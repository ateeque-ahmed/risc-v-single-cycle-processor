==> flow/design.v <==
`timescale 1ns / 1ps
module Instruction_Fetch(
    input clk,
    input reset,
    output [31:0] Instruction_code
    );
reg [31:0]PC;
Instruction_Memory imem(PC, reset, Instruction_code);
always@(posedge clk, negedge reset)
begin
	if(reset == 0)
		PC <= 0;
	else
		PC <= PC+4;
end
endmodule
`timescale 1ns / 1ps
module Instruction_Memory(
    input [31:0] PC,
    input reset,
    output [31:0] Instruction_Code
    );
reg [7:0] Mem [35:0];
assign Instruction_Code = {Mem[PC+3],Mem[PC+2],Mem[PC+1],Mem[PC]};
always @(reset)
begin
if(reset==0)
begin
Mem[3] = 8'h00; Mem[2] = 8'h01; Mem[1] = 8'h10; Mem[0] = 8'h20; 
Mem[7] = 8'h00; Mem[6]=8'h85; Mem[5]=8'h30; Mem[4]=8'h22; 
Mem[11] = 8'h01; Mem[10] = 8'h09; Mem[9] = 8'h50; Mem[8] = 8'h24; 
Mem[15] = 8'h01; Mem[14] = 8'h28; Mem[13] = 8'h50; Mem[12] = 8'h25; 
Mem[19] = 8'h01; Mem[18] = 8'h66; Mem[17] = 8'h01; Mem[16] = 8'h80; 
Mem[23] = 8'h01; Mem[22] = 8'hA9; Mem[21] = 8'h02; Mem[20] = 8'h82; 
Mem[27] = 8'hFC; Mem[26] = 8'h20; Mem[25] = 8'h00; Mem[24] = 8'h08; 
end
end
endmodule
# Reports on Instruction_Fetch
# What the tools print for Instruction_Fetch, step after step.
# Lines are those of the file above, counted from 1.
# Not given: n/a
[setup]
top = "Instruction_Fetch"
clock = "clk"
lib = "sky130hd"
lib_corner = "tt_025C_1v80"

# Word level
# Yosys after proc, flatten, opt, wreduce and memory -nomap, before mapping. Enables and synchronous resets that opt folds into registers are not counted as muxes. Print and check cells are not counted. Equal cells are merged and count once.
[bits]
ff_bits = 32
input_bits = 2
out_inout_bits = 32
elab_cells = 169
[op_classes]
add_sub_neg = 4
equal = 140
muxes = 4
n_reduce_logical = 20
[op_table]
columns = ["operator", "count"]
rows = [
  ["case mux 8 bit (select 27 bit)", 4],
  ["equality test 6 x 5 -> 1 bit with constant B", 64],
  ["equality test 6 x 4 -> 1 bit with constant B", 32],
  ["equality test 6 x 3 -> 1 bit with constant B", 16],
  ["equality test 6 bit with constant B", 16],
  ["equality test 6 x 2 -> 1 bit with constant B", 8],
  ["adder 32 x 3 -> 32 bit with constant B", 1],
  ["equality test 6 x 1 -> 1 bit with constant B", 4],
  ["logical NOT 6 bit", 4],
  ["OR reduction 6 bit", 4],
  ["OR reduction 2 bit", 8],
  ["OR reduction 3 bit", 4],
  ["adder 6 x 2 -> 6 bit with constant B", 2],
  ["adder 6 x 1 -> 6 bit with constant B", 1],
]

# Longest topological paths
# Yosys ltp: most cells in a row. Word level: on the elaborated netlist, between registers, memories and ports. Mapped: between sequential cells and ports; inverters and the memories' decode and read muxes count.
[logic_depth]
depth_word = 4
ABC_AREA = 0
mapped_depth = 5
ltp_nobuf = 4

# Synthesis result
# Source: synth_stat.txt of the flow (Yosys; design flattened, memories mapped). It holds for the ABC_AREA given above (unset counts as 0); a run with the other value may have another netlist.
[by_type]
columns = ["cell_type", "count", "type_area_um2"]
rows = [
  ["sky130_fd_sc_hd__dfrtp_1", 4, 100.096],
  ["sky130_fd_sc_hd__buf_4", 13, 97.594],
  ["sky130_fd_sc_hd__ha_1", 4, 50.048],
  ["sky130_fd_sc_hd__and2_1", 5, 31.28],
  ["sky130_fd_sc_hd__nor3_2", 3, 30.029],
  ["sky130_fd_sc_hd__a211oi_2", 2, 25.024],
  ["sky130_fd_sc_hd__o21bai_1", 3, 22.522],
  ["sky130_fd_sc_hd__a211oi_1", 2, 15.014],
  ["sky130_fd_sc_hd__a21o_1", 2, 15.014],
  ["sky130_fd_sc_hd__buf_8", 1, 15.014],
  ["sky130_fd_sc_hd__nor2_1", 4, 15.014],
  ["sky130_fd_sc_hd__nor2b_4", 1, 13.763],
  ["sky130_fd_sc_hd__nand2b_1", 2, 12.512],
  ["sky130_fd_sc_hd__nor3b_2", 1, 12.512],
  ["sky130_fd_sc_hd__buf_6", 1, 11.261],
  ["sky130_fd_sc_hd__inv_1", 3, 11.261],
  ["sky130_fd_sc_hd__mux2i_1", 1, 10.01],
  ["sky130_fd_sc_hd__nor3_1", 2, 10.01],
]
# Not listed: further types 7, cells in them 7.
[synth_totals]
cells = 61
yosys_area_um2 = 543.0
seqArea_um2 = 100.1
flip_flops = 4
n_buf = 15
# By module: a second synthesis without flattening, with its own total; a netlist apart from the flattened one above.
[hier_totals]
hier_cells = 423
hier_area_um2 = 3337.0
# Rows give one instance, submodules left out.
[by_module]
columns = ["mod", "instances", "n_cells", "area_um2", "seq_area_um2"]
rows = [
  ["Instruction_Memory", 1, 312, 1988.2, 0.0],
  ["Instruction_Fetch", 1, 111, 1348.8, 750.7],
]

# Path before layout
# Path of least setup slack by OpenSTA after synthesis, without wires, with an ideal clock, recovery checks aside; 20% of the period is set as input and as output delay. Where synthesis merged equal registers, the netlist keeps one of their names.
[synth_path]
path_type = "register -> output"
start = "register PC[2]"
end = "output Instruction_code[20]"
clock_period_ns = 3.16
out_delay_ns = 0.632
launch_ns = 0.000
arrival_time_ns = 1.284
required_ns = 2.528
setup_slack_ns = 1.244
delay_ns = 1.284
path_stages = 6
n_path_buf = 1
period_less_setup_slack_ns = 1.916
# "delay_ns" is the arrival time less input delay plus setup time.
# A path that ends at an output port has no setup time.
# "path_stages": output pins that drive a net of the path, with the launching flip-flop's if there is one; two outputs of one cell count as two.
# "period_less_setup_slack_ns" is the clock period less the worst setup slack; recovery checks do not enter. This is arithmetic on one report: input and output delays are still those of the set period (20% each).
# The rows between start and end are the longest chain of elaborated cells between them; the timing report does not say that the signal goes this way. Where chains are equally long, one stands for them.
# A line is the first line of the expression or statement that the cell stems from. Yosys adds cells for indexed reads and writes and turns some case tables into memories.
[synth_between]
cell_sequence = "sky130_fd_sc_hd__dfrtp_1 -> sky130_fd_sc_hd__inv_1 -> sky130_fd_sc_hd__ha_1 -> sky130_fd_sc_hd__nor3_2 -> sky130_fd_sc_hd__a21o_1 -> sky130_fd_sc_hd__buf_4"
elab_chain_cells = 4
cone_cells = 42
cone_lines = 1
cone_classes = "add/sub: 1; eq/ne: 35; mux: 1; reduce/logical: 5"
[synth_rtl]
columns = ["element", "line_no", "text"]
rows = [
  ["start, declared", 7, "reg [31:0]PC;"],
  ["start, assigned", 12, "PC <= 0;"],
  ["start, assigned", 14, "PC <= PC+4;"],
  ["adder 6 x 2 -> 6 bit", 24, "assign Instruction_Code = {Mem[PC+3],Mem[PC+2],Mem[PC+1],Mem[PC]};"],
  ["logical NOT 6 bit", 24, ""],
  ["OR reduction 2 bit", "n/a", ""],
  ["case mux 8 bit (select 27 bit)", 24, ""],
  ["end, declared", 5, "output [31:0] Instruction_code"],
]
# Some nets on the timed path still bear RTL names; the line given drives or declares the net.
[synth_named_nets]
columns = ["signal", "line_no"]
rows = [
  ["Instruction_code[4]", 24],
]

# Worst path after layout
# From the final timing report of run 1: the path of least setup slack in the routed layout; clock arrival at registers is part of the times.
[layout_path]
path_type = "register -> output"
start = "register PC[3]"
end = "output Instruction_code[24]"
clock_period_ns = 1.52
out_delay_ns = 0.30
launch_ns = 0.23
arrival_time_ns = 1.49
required_ns = 1.22
setup_slack_ns = -0.28
path_stages = 7
n_path_buf = 3
# The rows between start and end are the longest chain of elaborated cells between them; the timing report does not say that the signal goes this way. Where chains are equally long, one stands for them.
[layout_between]
cell_sequence = "sky130_fd_sc_hd__dfrtp_1 -> sky130_fd_sc_hd__buf_6 -> sky130_fd_sc_hd__ha_4 -> sky130_fd_sc_hd__buf_4 -> sky130_fd_sc_hd__nor3_4 -> sky130_fd_sc_hd__a211oi_2 -> sky130_fd_sc_hd__buf_2"
elab_chain_cells = 4
cone_cells = 42
cone_lines = 1
cone_classes = "add/sub: 1; eq/ne: 35; mux: 1; reduce/logical: 5"
[layout_rtl]
columns = ["element", "line_no", "text"]
rows = [
  ["start, declared", 7, "reg [31:0]PC;"],
  ["start, assigned", 12, "PC <= 0;"],
  ["start, assigned", 14, "PC <= PC+4;"],
  ["adder 6 x 2 -> 6 bit", 24, "assign Instruction_Code = {Mem[PC+3],Mem[PC+2],Mem[PC+1],Mem[PC]};"],
  ["logical NOT 6 bit", 24, ""],
  ["OR reduction 2 bit", "n/a", ""],
  ["case mux 8 bit (select 27 bit)", 24, ""],
  ["end, declared", 5, "output [31:0] Instruction_code"],
]

==> results <==
Measured results for Instruction_Fetch: 2 stored runs of the Yosys and OpenROAD flow on sky130hd. The settings differ; the order carries no meaning. The constraints put input and output delay at 20% of the set period each and load the outputs with 0.01 pF.
"clock_period_reached_ns" means the clock period less the worst setup slack. The figure is calculated, with input and output delays left at 20% of the set period.
"totalPower_uw" rests on the timing tool's default activity at the inputs, not on a simulated workload.

# run 1
==> flow/run.sh <==
#!/bin/bash
# the make line also repeats the synthesis and layout settings of config.mk as NAME=value (left out here)
make -C /OpenROAD-flow-scripts/flow DESIGN_CONFIG=/design/flow/config.mk WORK_HOME=/design/flow/orfs CLKGATE_MAP_FILE= finish
==> flow/config.mk <==
export PLATFORM = sky130hd
export DESIGN_NAME = Instruction_Fetch
export DESIGN_NICKNAME = Instruction_Fetch
export VERILOG_FILES = /design/flow/design.v
export SDC_FILE = /design/flow/constraint.sdc
export NUM_CORES = 4
export LEC_CHECK = 0
export CAP_MARGIN = 20
export CELL_PAD_IN_SITES_GLOBAL_PLACEMENT = 3
export CORE_MARGIN = 6
export CORE_UTILIZATION = 17
export MIN_ROUTING_LAYER = met2
export PLACE_DENSITY_LB_ADDON = 0.11
export SLEW_MARGIN = 5
==> flow/constraint.sdc <==
create_clock -name core_clock -period 1.52 [get_ports {clk}]
set_input_delay 0.3040 -clock core_clock [delete_from_list [all_inputs] [get_ports {clk}]]
set_output_delay 0.3040 -clock core_clock [all_outputs]
set_load 0.01 [all_outputs]

==> run 1: results <==
clock_period_reached_ns=1.799
setupTns_ns=-5.074
design.die.area_um2=4694.3
ws_setup_ns=-0.279
totalPower_uw=247.4
post_route_stdcell_area_um2=1111.1
synth_area_um2=543.0
layout_utilization_frac=0.386

# run 2
==> flow/run.sh <==
#!/bin/bash
# the make line also repeats the synthesis and layout settings of config.mk as NAME=value (left out here)
make -C /OpenROAD-flow-scripts/flow DESIGN_CONFIG=/design/flow/config.mk WORK_HOME=/design/flow/orfs CLKGATE_MAP_FILE= finish
==> flow/config.mk <==
export PLATFORM = sky130hd
export DESIGN_NAME = Instruction_Fetch
export DESIGN_NICKNAME = Instruction_Fetch
export VERILOG_FILES = /design/flow/design.v
export SDC_FILE = /design/flow/constraint.sdc
export NUM_CORES = 4
export LEC_CHECK = 0
export CAP_MARGIN = 20
export CORE_MARGIN = 2
export CORE_UTILIZATION = 40
export SETUP_SLACK_MARGIN = 0.27
export SLEW_MARGIN = 20
==> flow/constraint.sdc <==
create_clock -name core_clock -period 1.8 [get_ports {clk}]
set_input_delay 0.3600 -clock core_clock [delete_from_list [all_inputs] [get_ports {clk}]]
set_output_delay 0.3600 -clock core_clock [all_outputs]
set_load 0.01 [all_outputs]

==> run 2: results <==
clock_period_reached_ns=1.974
setupTns_ns=-0.951
design.die.area_um2=1668.3
ws_setup_ns=-0.174
totalPower_uw=218.2
post_route_stdcell_area_um2=1044.8
synth_area_um2=543.0
layout_utilization_frac=0.813
